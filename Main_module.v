==> flow/design.v <==
module SPI#(
    parameter MEM_DEPTH = 256,  
    parameter ADDR_SIZE = 8     
) (
    input MOSI ,SS_n, CLK , rst_n,
    output MISO 
);
    wire [7:0] tx_data ; 
    wire [9:0] rx_data ; 
    wire rx_valid, tx_valid;
    SPI_Slave Slave_handler (
        .SS_n(SS_n),
        .CLK(CLK),
        .rst_n(rst_n),
        .tx_valid(tx_valid),
        .tx_data(tx_data),
        .MOSI(MOSI),
        .MISO(MISO),
        .rx_valid(rx_valid),
        .rx_data(rx_data)
    );
    RAM #(
        .MEM_DEPTH(MEM_DEPTH),
        .ADDR_SIZE(ADDR_SIZE) 
    )RAM1 (
        .clk(CLK),
        .rst_n(rst_n),
        .din(rx_data),
        .rx_valid(rx_valid),
        .dout(tx_data),
        .tx_valid(tx_valid)
    );
endmodule
module RAM #(
    parameter MEM_DEPTH = 256,   
    parameter ADDR_SIZE = 8      
) (
    input [9:0] din,             
    input rx_valid, clk, rst_n,  
    output reg [7:0] dout,       
    output reg tx_valid          
);
    reg [7:0] memory [MEM_DEPTH-1:0];  
    reg [ADDR_SIZE-1:0] WR_address_bus;  
    reg [ADDR_SIZE-1:0] RD_address_bus;  
    reg flag_read;   
    reg flag_write;  
    always @(posedge clk) begin
        if (~rst_n) begin  
            dout <= 0;
            tx_valid <= 0;
            flag_write <= 0;
            flag_read <= 0;
            RD_address_bus <= 0;
            WR_address_bus <= 0;      
        end 
        else begin
            tx_valid <= 0;  
            case ({din[9], din[8]})  
                2'b00: begin
                    if (rx_valid && ~flag_write) begin
                        WR_address_bus <= din[7:0];  
                        flag_write <= 1;  
                    end
                end
                2'b01: begin
                    if (rx_valid && flag_write) begin
                        flag_write <= 0;
                        memory[WR_address_bus] <= din[7:0];  
                    end
                end    
                2'b10: begin
                    if (rx_valid && ~flag_read) begin
                        flag_read <= 1;
                        RD_address_bus <= din[7:0];  
                    end
                end
                2'b11: begin
                    if (rx_valid && flag_read) begin 
                        dout <= memory[RD_address_bus];  
                        flag_read <= 0;
                        tx_valid <= 1;  
                    end
                end
            endcase
        end
    end
endmodule
module SPI_Slave #(
    parameter IDLE      ='b000 ,
    parameter CHK_CMD   ='b001 ,
    parameter WRITE     ='b010 ,
    parameter READ_ADD  ='b011 ,
    parameter READ_DATA ='b100 
)(
    input SS_n,CLK,rst_n,
    input tx_valid,
    input [7:0] tx_data,
    input MOSI,
    output reg MISO,
    output reg rx_valid,
    output reg [9:0] rx_data
);
(* fsm_encoding = "gray" *)
reg [2:0] cs,ns;
reg is_address_received;
reg data_received;
reg [3:0] cycle_counter_SER_TO_PAR;
reg [3:0] cycle_counter_PAR_TO_SER;
reg [7:0]Parallel_data_out;
always @(posedge CLK) begin
    if(~rst_n)begin
        cs <= IDLE ;
    end
    else begin
        cs <= ns   ;
    end
end 
always @(*) begin
    case (cs)
        IDLE: begin
            if (SS_n) begin
                ns = IDLE ;
            end   
            else begin
                ns = CHK_CMD ;
            end
        end 
        CHK_CMD: begin
            if (SS_n) begin
                    ns = IDLE ;
            end
            else if (MOSI == 0) begin
                    ns = WRITE ; 
            end
            else if (~is_address_received) begin
                    ns = READ_ADD ;
            end
            else begin
                    ns = READ_DATA ;
            end
        end 
        WRITE: begin
            if (SS_n) begin
                ns = IDLE ;
            end else begin
                ns = WRITE ;
            end
        end
        READ_ADD: begin
            if (SS_n) begin
                ns = IDLE ;
            end else begin
                ns = READ_ADD ;
            end
        end 
        READ_DATA: begin
            if (SS_n) begin
                ns = IDLE ;
            end else begin
                ns = READ_DATA ;
            end
        end
        default: ns = IDLE ;
    endcase
end
always @(posedge CLK) begin
    if(~rst_n)begin
        MISO        <= 0 ;
        rx_valid    <= 0 ;
        rx_data     <= 0 ;
        is_address_received         <= 0 ;
        Parallel_data_out           <= 0 ;
        cycle_counter_PAR_TO_SER    <= 0 ;
        cycle_counter_SER_TO_PAR    <= 0 ;
    end
    else begin
        if (SS_n) begin
            communication_ended();
        end else if (cs == CHK_CMD) begin
            SER_TO_PAR();
        end else if (cs == WRITE) begin
            SER_TO_PAR();
        end else if (cs == READ_ADD) begin
            SER_TO_PAR();
        end else if (cs == READ_DATA) begin
            READ_DATA_TASK();
        end 
    end
end    
task SER_TO_PAR();
begin
    if (cycle_counter_SER_TO_PAR < 10) begin
        rx_data <= {rx_data [8:0] , MOSI} ; 
        cycle_counter_SER_TO_PAR <= cycle_counter_SER_TO_PAR + 1 ;
    end
    if (cycle_counter_SER_TO_PAR == 9) begin
        rx_valid <= 1;
        if (cs == READ_ADD)begin
            is_address_received <= 1;
        end 
        else begin
            is_address_received <= 0;
        end
    end
end 
endtask
task PAR_TO_SER();
begin
    if (cycle_counter_PAR_TO_SER < 8) begin
        MISO <= Parallel_data_out[7];
        Parallel_data_out <= Parallel_data_out<<1; 
        cycle_counter_PAR_TO_SER <= cycle_counter_PAR_TO_SER + 1 ;
    end
    if(cycle_counter_PAR_TO_SER == 7) begin
                data_received <= 0 ;
                is_address_received <= 0 ;
    end
end 
endtask
task READ_DATA_TASK();
begin
        if(data_received)begin
            PAR_TO_SER();
        end 
        else if (tx_valid) begin
            rx_valid <= 0;
            Parallel_data_out <= tx_data;
            data_received <= 1 ;
        end 
        else begin
            SER_TO_PAR();
        end
end  
endtask
task communication_ended();begin
    MISO                        <= 0 ; 
    cycle_counter_PAR_TO_SER    <= 0 ;  
    cycle_counter_SER_TO_PAR    <= 0 ;
    rx_valid                    <= 0 ;
    Parallel_data_out           <= 0 ;
end
endtask
endmodule
Tool chain data of SPI
Tool output for the design above, in the order of the flow. Lines are those of the file above, counted from 1. Not given: --

Top: SPI. Clock port: CLK. Library: sky130hd. Corner: tt_025C_1v80.

After elaboration
Yosys after proc, flatten, opt, wreduce and memory -nomap, before mapping. Memory bits, and registers merged into a memory's read port (data or address), are not among the register bits. Print and check cells are not counted. Equal cells are merged and count once. Memory sizes are those after Yosys's memory passes, which may raise the word count (mostly to a power of two), join words into wider ones and drop unused or constant bits.

The entry for word-level cells reads 134. The entry for register bits after elaboration reads 52. For word width x clocked read ports the number is 8. The figure for memory cells is 1. The entry for memory bits (writable) reads 2048.

Memories: RAM1.memory (depth 256, bits a word 8, rd ports 1, wr ports 1, RTL line 43) `reg [7:0] memory [MEM_DEPTH-1:0];`.

For bitwise logic cells the number is 7. For reduce/logical cells the number is 27. The entry for add/subtract/negate cells reads 2. The figure for equality and inequality tests is 19. Mux-type cells: 62. $lt $le $gt $ge: 2.

Operators by type and width (count): 8-bit two-way mux (11); 10-bit two-way mux (7); 4-bit two-way mux (7); 1-bit two-way mux (27); 6-bit AND reduction (4); 8-bit parallel mux with 2-bit select (1); 3-bit parallel mux with 5-bit select (1); 3-bit two-way mux (4); 2-bit AND reduction (5); 5-bit inequality test with constant B (2); 3-bit AND reduction (3); 2-bit by 1-bit inequality test with 1-bit output with constant B (4); 4-bit by 1-bit adder with 4-bit output with constant B (2); 4-bit < comparator with constant B (2); 4-bit inequality test with constant B (2); 4-bit nonzero test (2); 1-bit NOT (7); 2-bit nonzero test (3); 3-bit by 2-bit == test with 1-bit output with constant B (2); 1-bit logical AND (4); 2-bit == test with constant B (2); 4-bit by 2-bit inequality test with 1-bit output with constant B (1); 4-bit by 3-bit == test with 1-bit output with constant B (1); 4-bit == test with constant B (1); 4-bit AND reduction (1); 1-bit parallel mux with 2-bit select (2); 2-bit two-way mux (2); 3-bit by 1-bit == test with 1-bit output with constant B (1).

Other operator kinds: 8; their cells: 8.

Logic depth
Yosys ltp: most cells in a row. Word level: on the elaborated netlist, between registers, memories and ports. Mapped: between sequential cells and ports; inverters and the memories' decode and read muxes count.

Word-level depth: 8. The figure for ABC_AREA is 0. For mapped depth the number is 12. Depth with buffers taken out: 7.

Synthesis result
Yosys stat after the flow's synthesis: flattened, memories mapped to cells. It holds for the ABC_AREA given above (unset counts as 0); a run with the other value may have another netlist. The area totals of this step are shown rounded.

Under buffers stands 237. The entry for area of sequential cells reads 62750 um^2. The figure for cells in the netlist is 4045. The entry for flip-flops reads 2110. The figure for cell area after synthesis is 82020 um^2.

Cells by type: sky130_fd_sc_hd__edfxtp_1 (count 2049, area in all 6.15E+04 um^2); sky130_fd_sc_hd__mux4_2 (count 438, area in all 9.86E+03 um^2); sky130_fd_sc_hd__mux2i_1 (count 219, area in all 2.19E+03 um^2); sky130_fd_sc_hd__dfxtp_1 (count 61, area in all 1.22E+03 um^2); sky130_fd_sc_hd__nor2_1 (count 319, area in all 1.2E+03 um^2); sky130_fd_sc_hd__nand2_1 (count 145, area in all 544.272 um^2); sky130_fd_sc_hd__o22ai_1 (count 74, area in all 462.944 um^2); sky130_fd_sc_hd__a22oi_1 (count 52, area in all 390.374 um^2); sky130_fd_sc_hd__clkbuf_1 (count 102, area in all 382.867 um^2); sky130_fd_sc_hd__o221ai_1 (count 41, area in all 359.094 um^2); sky130_fd_sc_hd__buf_6 (count 29, area in all 326.563 um^2); sky130_fd_sc_hd__buf_12 (count 14, area in all 280.269 um^2); sky130_fd_sc_hd__buf_2 (count 51, area in all 255.245 um^2); sky130_fd_sc_hd__a21oi_1 (count 49, area in all 245.235 um^2); sky130_fd_sc_hd__a211oi_1 (count 30, area in all 225.216 um^2); sky130_fd_sc_hd__a2111oi_0 (count 24, area in all 210.202 um^2); sky130_fd_sc_hd__buf_4 (count 28, area in all 210.202 um^2); sky130_fd_sc_hd__nand3_1 (count 42, area in all 210.202 um^2).

Other cell types: 46; their cells: 278. By module: a second synthesis without flattening, with its own total; a netlist apart from the flattened one above.

For cells (unflattened synthesis) the number is 4067. For area total of the unflattened synthesis the number is 82750 um^2.

Rows give one instance, submodules left out.

By module: RAM (area 81160 um^2, times used 1, cells 3901); SPI_Slave (area 1584 um^2, times used 1, cells 166); SPI (area 0.0 um^2, times used 1, cells 0).

Worst setup path after synthesis
Source: OpenSTA report_checks on the synthesized netlist (no wires, ideal clock, input and output delay 20% of the period each), path of least setup slack; recovery checks are left aside. Register names are those of the netlist, which keeps one name where synthesis merged equal registers.

Kind: register to register. From: register Slave_handler.rx_data[0]. To: memory RAM1.memory[0][0]. The entry for slack reads 0.422 ns. The figure for data required time is 3.865 ns. For delay of the path the number is 4.307 ns. Under period stands 4.73 ns. Under path buffers stands 0. Arrival time: 3.442 ns. Stages: 1. Period reached after synthesis: 4.308 ns.

"delay of the path" = arrival - input delay + setup time. "stages" counts driving pins, that of a launching flip-flop among them; a cell with two outputs on the path counts twice. "period reached after synthesis" is the clock period less the worst setup slack; recovery checks do not enter. This is arithmetic on one report: input and output delays are still those of the set period (20% each). Between the ends stands the longest chain of elaborated cells between them, by number of cells; it is not shown to be the way that was timed. Of several equally long chains one is given. A line is the first line of the expression or statement that the cell stems from. Yosys adds cells for indexed reads and writes and turns some case tables into memories.

Cell sequence: sky130_fd_sc_hd__dfxtp_1. The entry for length of the longest elaborated chain reads 3.

Ends and longest elaborated chain, after synthesis: start, declared (RTL line 102) `output reg [9:0] rx_data`; start, assigned (RTL line 171) `rx_data     <= 0 ;`; 8-bit two-way mux (RTL line 67) `if (rx_valid && flag_write) begin`; 8-bit two-way mux (RTL line 59) `case ({din[9], din[8]})`; 8-bit two-way mux (RTL line 49) `if (~rst_n) begin`; end, declared (RTL line 43) `reg [7:0] memory [MEM_DEPTH-1:0];`.

Worst path after layout
From the final timing report of job 1: the path of least setup slack in the routed layout; clock arrival at registers is part of the times.

Kind: register to register. From: register RAM1.RD_address_bus[4]. To: register RAM1.dout[6]. The figure for data required time is 5.16 ns. Under period stands 4.35 ns. The entry for slack reads 0.78 ns. Arrival time: 4.38 ns. Stages: 9. Under path buffers stands 1.

Cell sequence: sky130_fd_sc_hd__dfxtp_4 > sky130_fd_sc_hd__inv_4 > sky130_fd_sc_hd__buf_12 > sky130_fd_sc_hd__nand2_1 > sky130_fd_sc_hd__nor3_1 > sky130_fd_sc_hd__a2111oi_0 > sky130_fd_sc_hd__nand4_1 > sky130_fd_sc_hd__nor2_1 > sky130_fd_sc_hd__a221o_1.

Ends and longest elaborated chain, post-layout: start, declared (RTL line 45) `reg [ADDR_SIZE-1:0] RD_address_bus;`; start, assigned (RTL line 54) `RD_address_bus <= 0;`; start, assigned (RTL line 75) `RD_address_bus <= din[7:0];`; end, declared (RTL line 40) `output reg [7:0] dout,`.

Chain of elaborated cells between the ends: none given.

Appendix: measured runs

2 stored runs of SPI in the flow (synthesis by Yosys, layout by OpenROAD, sky130hd cells), in arbitrary order. Constraints: input delay and output delay 20% of the set period each, output load 0.01 pF. "achieved clock period" = clock period - worst setup slack. The figure is calculated, with input and output delays left at 20% of the set period. "allowed time less slack (worst setup path)" means the part of the period allowed to the worst setup path (the constraints hold back 20% at inputs and 20% at outputs) less its slack; where the path has registers, the arrival times of their clocks count too. "overall power": no workload was simulated; the value follows from the tool's default switching activity. Results are given in rounded form.

Job 1 has these settings: period_ns 4.35; CORE_UTILIZATION 26; CAP_MARGIN 20; CORE_MARGIN 2; SLEW_MARGIN 20. For the achieved clock period the run shows 3.567 ns. The allowed time less slack (worst setup path) reads 3.57 ns. Worst setup path type: register to register. For the overall power the run shows 39670 uW. The overall die area reads 320000 um^2. For the utilization in the final report the run shows 0.304. The netlist area reported by Yosys is 82020 um^2. The smallest setup slack comes to 0.783 ns.

Job 2 has these settings: period_ns 5.42; CORE_UTILIZATION 64; SETUP_SLACK_MARGIN -0.01; PLACE_DENSITY_LB_ADDON 0.19; CORE_ASPECT_RATIO 0.68; CORE_MARGIN 5; CELL_PAD_IN_SITES_DETAIL_PLACEMENT 2; TNS_END_PERCENT 95; ABC_AREA 0; GPL_TIMING_DRIVEN 0; GPL_ROUTABILITY_DRIVEN 1; CTS_CLUSTER_SIZE 69; CAP_MARGIN 20; SLEW_MARGIN 20. Outcome: no results, placement failed with DPL-0033.
